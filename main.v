==> flow/design.v <==
`timescale 1ns / 1ps
module Countdown(clk, reset, stop, from, current, win, lose );
parameter CLOCK = 50000000;
input clk;
input reset;
input stop;
input [6:0] from;
output [6:0] current;
output win;
output lose;
reg [25:0] counter;
reg [6:0] current;
reg win = 0;
reg lose = 0;
reg pause = 1;
wire clk;
always @ (posedge clk) begin
if (reset) begin
current = from;
counter = 0;
pause <= 0;
lose <= 0;
win <= 0;
end
if ((stop) && (pause == 0)) begin
pause <= 1;
	if (current == 0) begin
	win <= 1;
	lose <= 0;
	end
	if (current != 0) begin
	lose <= 1;
	win <= 0;
	end
end
	if ((counter < CLOCK) && (pause == 0)) begin
	counter = counter + 1;
	end
	if ((counter >= CLOCK) && (pause == 0)) begin
		if (current == 0) begin
		lose <= 1;
		pause <= 1;
		end
		if (current > 0) begin
		current = current - 1;
		end
	counter = 0;
	end
end 
endmodule
`timescale 1ns / 1ps
module DigitToSeg(clk, Digit, Segments );
input clk;
input [3:0] Digit;
output [6:0] Segments;
reg [6:0] Segments;
always @(posedge clk) begin
	if (Digit == 0) begin
	Segments <= 7'b1000000;
	end if (Digit == 1) begin
	Segments <= 7'b1111001;
	end if (Digit == 2) begin
	Segments <= 7'b0100100;
	end if (Digit == 3) begin
	Segments <= 7'b0110000;
	end if (Digit == 4) begin
	Segments <= 7'b0011001;
	end if (Digit == 5) begin
	Segments <= 7'b0010010;
	end if (Digit == 6) begin
	Segments <= 7'b0000010;
	end if (Digit == 7) begin
	Segments <= 7'b1111000;
	end if (Digit == 8) begin
	Segments <= 7'b0000000;
	end if (Digit == 9) begin
	Segments <= 7'b0011000;
	end
end
endmodule
`timescale 1ns / 1ps
module SevenSegment2digit(clk, number, ten, one );
input [6:0] number;
input clk;
output [6:0] ten;
output [6:0] one;
wire [6:0] ten;
wire [6:0] one;
reg [3:0] tens;
reg [3:0] ones;
DigitToSeg left(clk, tens, ten);
DigitToSeg right(clk, ones, one);
	always @(posedge clk) begin
	if (number < 10) begin
	tens = 0;
	end if ((number > 9) && (number < 20)) begin
	tens = 1;
	end if ((number > 19) && (number < 30)) begin
	tens = 2;
	end if ((number > 29) && (number < 40)) begin
	tens = 3;
	end if ((number > 39) && (number < 50)) begin
	tens = 4;
	end if ((number > 49) && (number < 60)) begin
	tens = 5;
	end if ((number > 59) && (number < 70)) begin
	tens = 6;
	end if ((number > 69) && (number < 80)) begin
	tens = 7;
	end if ((number > 79) && (number < 90)) begin
	tens = 8;
	end if ((number > 89) && (number < 100)) begin
	tens = 9;
	end
	ones = (number - (tens * 10));
	end
endmodule
`timescale 1ns / 1ps
module main(clk, reset, multiply, stop, Led, seg, an, sw, dp );    
parameter CLOCK = 50000000;
input reset;
input multiply;
input stop;	
input clk;
input [7:0] sw;
output [7:0] Led;
output [6:0] seg;
output [3:0] an;
output dp;
reg [17:0] counter;
reg [6:0] From;
reg pause = 1;
reg startup;
reg dp;
reg [7:0] Led;
reg [3:0] an;
reg [6:0] seg;
wire [6:0] tens;
wire [6:0] ones;
wire [6:0] Number;
wire win;
wire lose;
wire clk;
initial begin
startup <= 1;
end
SevenSegment2digit A1(clk, Number, tens, ones);
Countdown C1(clk, reset, stop, From, Number, win, lose);
always @(posedge clk) begin
Led = 0;
counter = counter + 1;
	if (stop) begin
	pause <= 1;
	end
	if (reset) begin
	From <= 10;
	pause <= 0;
	startup <= 0;
	dp <= 1;
	end
	if ((8'b10000000 & sw) == 8'b10000000) begin
	Led = Led + 1;
	end if ((8'b01000000 & sw) == 8'b01000000) begin
	Led = Led + 1;
	end if ((8'b00100000 & sw) == 8'b00100000) begin
	Led = Led + 1;
	end if ((8'b00010000 & sw) == 8'b00010000) begin
	Led = Led + 1;
	end if ((8'b00001000 & sw) == 8'b00001000) begin
	Led = Led + 1;
	end if ((8'b00000100 & sw) == 8'b00000100) begin
	Led = Led + 1;
	end if ((8'b00000010 & sw) == 8'b00000010) begin
	Led = Led + 1;
	end if ((8'b00000001 & sw) == 8'b00000001) begin
	Led = Led + 1;
	end
	if (multiply) begin
	Led = Led * 2;
	end
	if ((counter == 18'b000000000000000001) && (tens != 7'b1000000) && (!pause)) begin
	an <= 4'b0111;
	seg <= tens;
	end
	if ((counter == 18'b100000000000000000) && (!pause)) begin
	an <= 4'b1011;
	seg <= ones;
	end
	if (pause || lose) begin
		if (win) begin
		an <= 4'b1100;
		seg <= 7'b1000001;
		end
		if (lose) begin
		an <= 4'b1101;
		seg <= 7'b1000111;
		end
	end
	if (startup == 1) begin
		if (counter == 18'b001111111100000001) begin
		an <= 4'b0111;
		seg <= 7'b1000110;
		dp <= 1;
		end
		if (counter == 18'b100000000000000000) begin
		an <= 4'b1011;
		seg <= 7'b1000111;
		dp <= 1;
		end
		if (counter == 18'b000000000000000001) begin
		an <= 4'b1101;
		seg <= 7'b1000000;
		dp <= 0;
		end
	end
end
endmodule
Tool chain data of main
What the tools print for main, step after step.
Lines are those of the file above, counted from 1.
Operators carry their Yosys type and port widths (W data, S select, Z words).
Library cell names are shortened.
Not given: n/a
- top: main
- clock input: clk
- library: sky130hd
- timing corner: tt_025C_1v80

Elaborated design
Source: Yosys, flattened and elaborated, memories not mapped. Widths are those after wreduce. Registers that Yosys merges into a memory's read port (data or address) are not register bits. Print and check cells do not count. Equal cells are merged and count once.
- multiplexer cells at 79
- reductions and logical operators at 39
- multipliers at 1
- noted eq/ne operators: 22
- bitwise logic cells: 1
- add/sub/neg operators: 11
- $lt $le $gt $ge: 22
- operators with widths (kind ; number):
    $mux W7 ; 28
    $mux W4 ; 19
    $mux W8 ; 8
    $add A8 B1 Y8 const B ; 7
    $mux W26 ; 2
    $eq A4 B3 Y1 const B ; 8
    $lt A7 B7 Y1 const B ; 4
    $add A26 B1 Y26 const B ; 1
    $ge A26 B26 Y1 const B ; 1
    $lt A26 B26 Y1 const B ; 1
    $gt A7 B6 Y1 const B ; 3
    $lt A7 B6 Y1 const B ; 3
    $gt A7 B7 Y1 const B ; 3
    $reduce_bool A7 Y1 ; 3
    $mux W1 ; 20
    $add A18 B1 Y18 const B ; 1
    $eq A18 B1 Y1 const B ; 1
    $eq A18 B16 Y1 const B ; 1
    $eq A18 B18 Y1 const B ; 1
    $reduce_bool A9 Y1 ; 2
    $eq A4 B2 Y1 const B ; 4
    $eq A4 B4 Y1 const B ; 4
    $reduce_bool A8 Y1 ; 2
    $logic_and A1 B1 Y1 ; 15
    $gt A7 B5 Y1 const B ; 2
    $lt A7 B5 Y1 const B ; 2
    $reduce_or A7 Y1 ; 2
    $mul A4 B3 Y3 const B ; 1
Other operator kinds: 18; their cells: 26.
- input bits: 12
- register bits after elaboration: 98
- noted elaborated cells: 200
- output and inout port bits: 20

Depth
Longest topological path by Yosys (ltp), each cell counted once; first at word level (registers and memories cut), then after technology mapping (sequential cells cut; the memories' decode and read muxes count).
- word-level depth at 16
- ABC_AREA: 0
- noted depth in mapped cells: 19
- noted gate-level depth less buffers: 19

After synthesis
The flow's flattened synthesis, as Yosys stat reports it; memories are mapped. The netlist is that of the ABC_AREA named above (0 if unset); the other value can give another one.
Totals and module areas in this step are rounded.
- cells by type (cell ; number):
    dfxtp_1 ; 103
    xnor2_1 ; 42
    nand2_1 ; 72
    nor2_1 ; 55
    nor3_1 ; 37
    xor2_1 ; 21
    nand3_1 ; 33
    o21ai_0 ; 33
    ha_1 ; 13
    a21oi_1 ; 26
    inv_1 ; 31
    clkbuf_1 ; 27
    mux2i_1 ; 10
    nand4_1 ; 16
    and3_1 ; 13
    nor2b_1 ; 13
    nor4_1 ; 12
    or3_1 ; 11
Other cell types: 61; their cells: 149.
- noted cells in the netlist: 717
- mapped flip-flops: 104
- buffers: 37
- mapped area at 5920 um^2
- noted sequential part of the area: 2090 um^2
The figures by module come from a second, unflattened synthesis with its own total; it is not the netlist above.
- noted cell total of the unflattened synthesis: 676
- area total of the unflattened synthesis at 5870 um^2
Each row is one instance without its submodules.
- modules (module ; area (um^2) ; times used ; cells):
    main ; 2390 ; 1 ; 286
    Countdown ; 2190 ; 1 ; 249
    DigitToSeg ; 363 ; 2 ; 38
    SevenSegment2digit ; 566 ; 1 ; 65

Path before layout
Path of least setup slack by OpenSTA after synthesis, without wires, with an ideal clock, recovery checks aside; 20% of the period is set as input and as output delay. Where synthesis merged equal registers, the netlist keeps one of their names.
- path kind: input-to-reg
- from: input sw[6]
- to: register Led[2]
- noted required time: 4.890 ns
- launch time at the first pin: 1.002 ns
- period: 5.01 ns
- path buffers at 0
- library setup time at 0.120 ns
- arrival: 4.530 ns
- path slack: 0.360 ns
- noted delay of the path: 3.648 ns
- noted stages: 15
- synthesis period reached: 4.65 ns
"delay of the path" = arrival - input delay + setup time.
"stages": output pins that drive a net of the path, with the launching flip-flop's if there is one; two outputs of one cell count as two.
"synthesis period reached" is the clock period less the worst setup slack; recovery checks do not enter. This is arithmetic on one report: input and output delays are still those of the set period (20% each).
Between the ends stands the longest chain of elaborated cells between them, by number of cells; it is not shown to be the way that was timed. Of several equally long chains one is given.
A line is the first line of the expression or statement that the cell stems from. Yosys adds cells for indexed reads and writes and turns some case tables into memories.
At most two assigning lines are given for a register; there are more.
- path through: ha_1 -> nor2b_1 -> or2_2 -> ha_1 -> nand2b_1 -> o31a_1 -> ha_1 -> mux2_2 -> ha_1 -> mux2_2 -> ha_1 -> mux2_2 -> ha_1 -> mux4_2 -> o31a_1
- noted cells in the longest elaborated chain: 14
- elaborated cells on any way between the ends at 14
- noted RTL lines with such cells: 14
- those cells by class: 6 x add/sub; 8 x mux
- ends and longest elaborated chain, post-synthesis (item ; RTL line ; source):
    from (decl) ; 125 ; input [7:0] sw;
    $mux W8 ; 163 ; end if ((8'b01000000 & sw) == 8'b01000000) begin
    $add A8 B1 Y8 ; 166 ; Led = Led + 1;
    $mux W8 ; 165 ; end if ((8'b00100000 & sw) == 8'b00100000) begin
    $add A8 B1 Y8 ; 168 ; Led = Led + 1;
    $mux W8 ; 167 ; end if ((8'b00010000 & sw) == 8'b00010000) begin
    $add A8 B1 Y8 ; 170 ; Led = Led + 1;
    $mux W8 ; 169 ; end if ((8'b00001000 & sw) == 8'b00001000) begin
    $add A8 B1 Y8 ; 172 ; Led = Led + 1;
    $mux W8 ; 171 ; end if ((8'b00000100 & sw) == 8'b00000100) begin
    $add A8 B1 Y8 ; 174 ; Led = Led + 1;
    $mux W8 ; 173 ; end if ((8'b00000010 & sw) == 8'b00000010) begin
    $add A8 B1 Y8 ; 176 ; Led = Led + 1;
    $mux W8 ; 175 ; end if ((8'b00000001 & sw) == 8'b00000001) begin
    $mux W8 ; 178 ; if (multiply) begin
    to (assign) ; 176 ;
    to (assign) ; 179 ; Led = Led * 2;
    to (decl) ; 126 ; output [7:0] Led;

Path in the finished layout
From the final timing report of stored run 1: the path of least setup slack in the routed layout; clock arrival at registers is part of the times.
- path kind: input-to-reg
- from: input sw[6]
- to: register Led[2]
- path buffers at 1
- launch time at the first pin: 1.36 ns
- arrival: 5.58 ns
- noted required time: 7.03 ns
- noted stages: 18
- library setup time at 0.10 ns
- path slack: 1.45 ns
- period: 6.78 ns
Between the ends stands the longest chain of elaborated cells between them, by number of cells; it is not shown to be the way that was timed. Of several equally long chains one is given.
At most two assigning lines are given for a register; there are more.
- path through: clkdlybuf4s50_1 -> ha_1 -> nor2b_1 -> or2_2 -> ha_1 -> nand2b_1 -> o31a_1 -> ha_1 -> mux2_2 -> ha_1 -> mux2_2 -> ha_1 -> nand2_1 -> xor2_1 -> xnor2_1 -> nand2_1 -> mux4_2 -> o31a_1
- noted cells in the longest elaborated chain: 14
- elaborated cells on any way between the ends at 14
- noted RTL lines with such cells: 14
- those cells by class: 6 x add/sub; 8 x mux
- ends and longest elaborated chain, after layout (item ; RTL line ; source):
    from (decl) ; 125 ; input [7:0] sw;
    $mux W8 ; 163 ; end if ((8'b01000000 & sw) == 8'b01000000) begin
    $add A8 B1 Y8 ; 166 ; Led = Led + 1;
    $mux W8 ; 165 ; end if ((8'b00100000 & sw) == 8'b00100000) begin
    $add A8 B1 Y8 ; 168 ; Led = Led + 1;
    $mux W8 ; 167 ; end if ((8'b00010000 & sw) == 8'b00010000) begin
    $add A8 B1 Y8 ; 170 ; Led = Led + 1;
    $mux W8 ; 169 ; end if ((8'b00001000 & sw) == 8'b00001000) begin
    $add A8 B1 Y8 ; 172 ; Led = Led + 1;
    $mux W8 ; 171 ; end if ((8'b00000100 & sw) == 8'b00000100) begin
    $add A8 B1 Y8 ; 174 ; Led = Led + 1;
    $mux W8 ; 173 ; end if ((8'b00000010 & sw) == 8'b00000010) begin
    $add A8 B1 Y8 ; 176 ; Led = Led + 1;
    $mux W8 ; 175 ; end if ((8'b00000001 & sw) == 8'b00000001) begin
    $mux W8 ; 178 ; if (multiply) begin
    to (assign) ; 176 ;
    to (assign) ; 179 ; Led = Led * 2;
    to (decl) ; 126 ; output [7:0] Led;

Subject: main on sky130hd, stored results

Hello all,

Below are 2 stored runs of the flow (Yosys, OpenROAD; platform sky130hd) on main, each with its settings and what was measured, unordered. Constraints: input delay and output delay 20% of the set period each, output load 0.01 pF.
"clock period reached" means the clock period less the worst setup slack. The figure is calculated, with input and output delays left at 20% of the set period.
"time of the worst setup path" is the time allowed to the run's worst setup path (the clock period less input and output delay, where it has them) less its slack. Clock arrival times count: a late capture clock shortens it, a late launch clock lengthens it.
By "total design power" is meant OpenSTA's value without simulated activity: inputs other than the clock are taken to toggle once in ten clock periods, and the tool carries that through the logic.
Results are given in rounded form.

Stored run 1

==> flow/run.sh <==
#!/bin/bash
# the make line also repeats the synthesis and layout settings of config.mk as NAME=value (left out here)
make -C /OpenROAD-flow-scripts/flow DESIGN_CONFIG=/design/flow/config.mk WORK_HOME=/design/flow/orfs CLKGATE_MAP_FILE= finish
==> flow/config.mk <==
export PLATFORM = sky130hd
export DESIGN_NAME = main
export DESIGN_NICKNAME = main
export VERILOG_FILES = /design/flow/design.v
export SDC_FILE = /design/flow/constraint.sdc
export NUM_CORES = 4
export LEC_CHECK = 0
export CAP_MARGIN = 20
export CORE_ASPECT_RATIO = 0.81
export CORE_MARGIN = 2
export CORE_UTILIZATION = 39
export GPL_TIMING_DRIVEN = 1
export MAX_ROUTING_LAYER = met4
export SLEW_MARGIN = 20
export TNS_END_PERCENT = 15
==> flow/constraint.sdc <==
create_clock -name core_clock -period 6.78 [get_ports {clk}]
set_input_delay 1.3560 -clock core_clock [delete_from_list [all_inputs] [get_ports {clk}]]
set_output_delay 1.3560 -clock core_clock [all_outputs]
set_load 0.01 [all_outputs]

Measured in stored run 1:
- noted the total negative slack: 0.000 ns
- noted the setup slack of the worst path: 1.45 ns
- area of the die at 16200 um^2
- clock period reached at 5.329 ns
- standard-cell area of the final layout: 6670 um^2
- utilization of the finished layout: 0.45
- noted the total design power: 1.45 mW
- noted the time of the worst setup path: 3.97 ns
- type of the worst setup path: input-to-reg
- worst hold slack in the final report: 0.423 ns
- noted the synthesis area: 5920 um^2

Stored run 2

==> flow/run.sh <==
#!/bin/bash
# the make line also repeats the synthesis and layout settings of config.mk as NAME=value (left out here)
make -C /OpenROAD-flow-scripts/flow DESIGN_CONFIG=/design/flow/config.mk WORK_HOME=/design/flow/orfs CLKGATE_MAP_FILE= finish
==> flow/config.mk <==
export PLATFORM = sky130hd
export DESIGN_NAME = main
export DESIGN_NICKNAME = main
export VERILOG_FILES = /design/flow/design.v
export SDC_FILE = /design/flow/constraint.sdc
export NUM_CORES = 4
export LEC_CHECK = 0
export ABC_AREA = 0
export CAP_MARGIN = 20
export CELL_PAD_IN_SITES_GLOBAL_PLACEMENT = 2
export CORE_MARGIN = 2
export CORE_UTILIZATION = 47
export CTS_CLUSTER_DIAMETER = 101
export MAX_ROUTING_LAYER = met5
export PLACE_DENSITY_LB_ADDON = 0.2
export SLEW_MARGIN = 20
==> flow/constraint.sdc <==
create_clock -name core_clock -period 4.06 [get_ports {clk}]
set_input_delay 0.8120 -clock core_clock [delete_from_list [all_inputs] [get_ports {clk}]]
set_output_delay 0.8120 -clock core_clock [all_outputs]
set_load 0.01 [all_outputs]

Measured in stored run 2:
- noted the total negative slack: 0.000 ns
- noted the setup slack of the worst path: 0.078 ns
- area of the die at 13500 um^2
- clock period reached at 3.982 ns
- standard-cell area of the final layout: 7160 um^2
- utilization of the finished layout: 0.589
- noted the total design power: 2.53 mW
- noted the time of the worst setup path: 3.17 ns
- type of the worst setup path: input-to-reg
- worst hold slack in the final report: 0.450 ns
- noted the synthesis area: 5920 um^2

Thanks
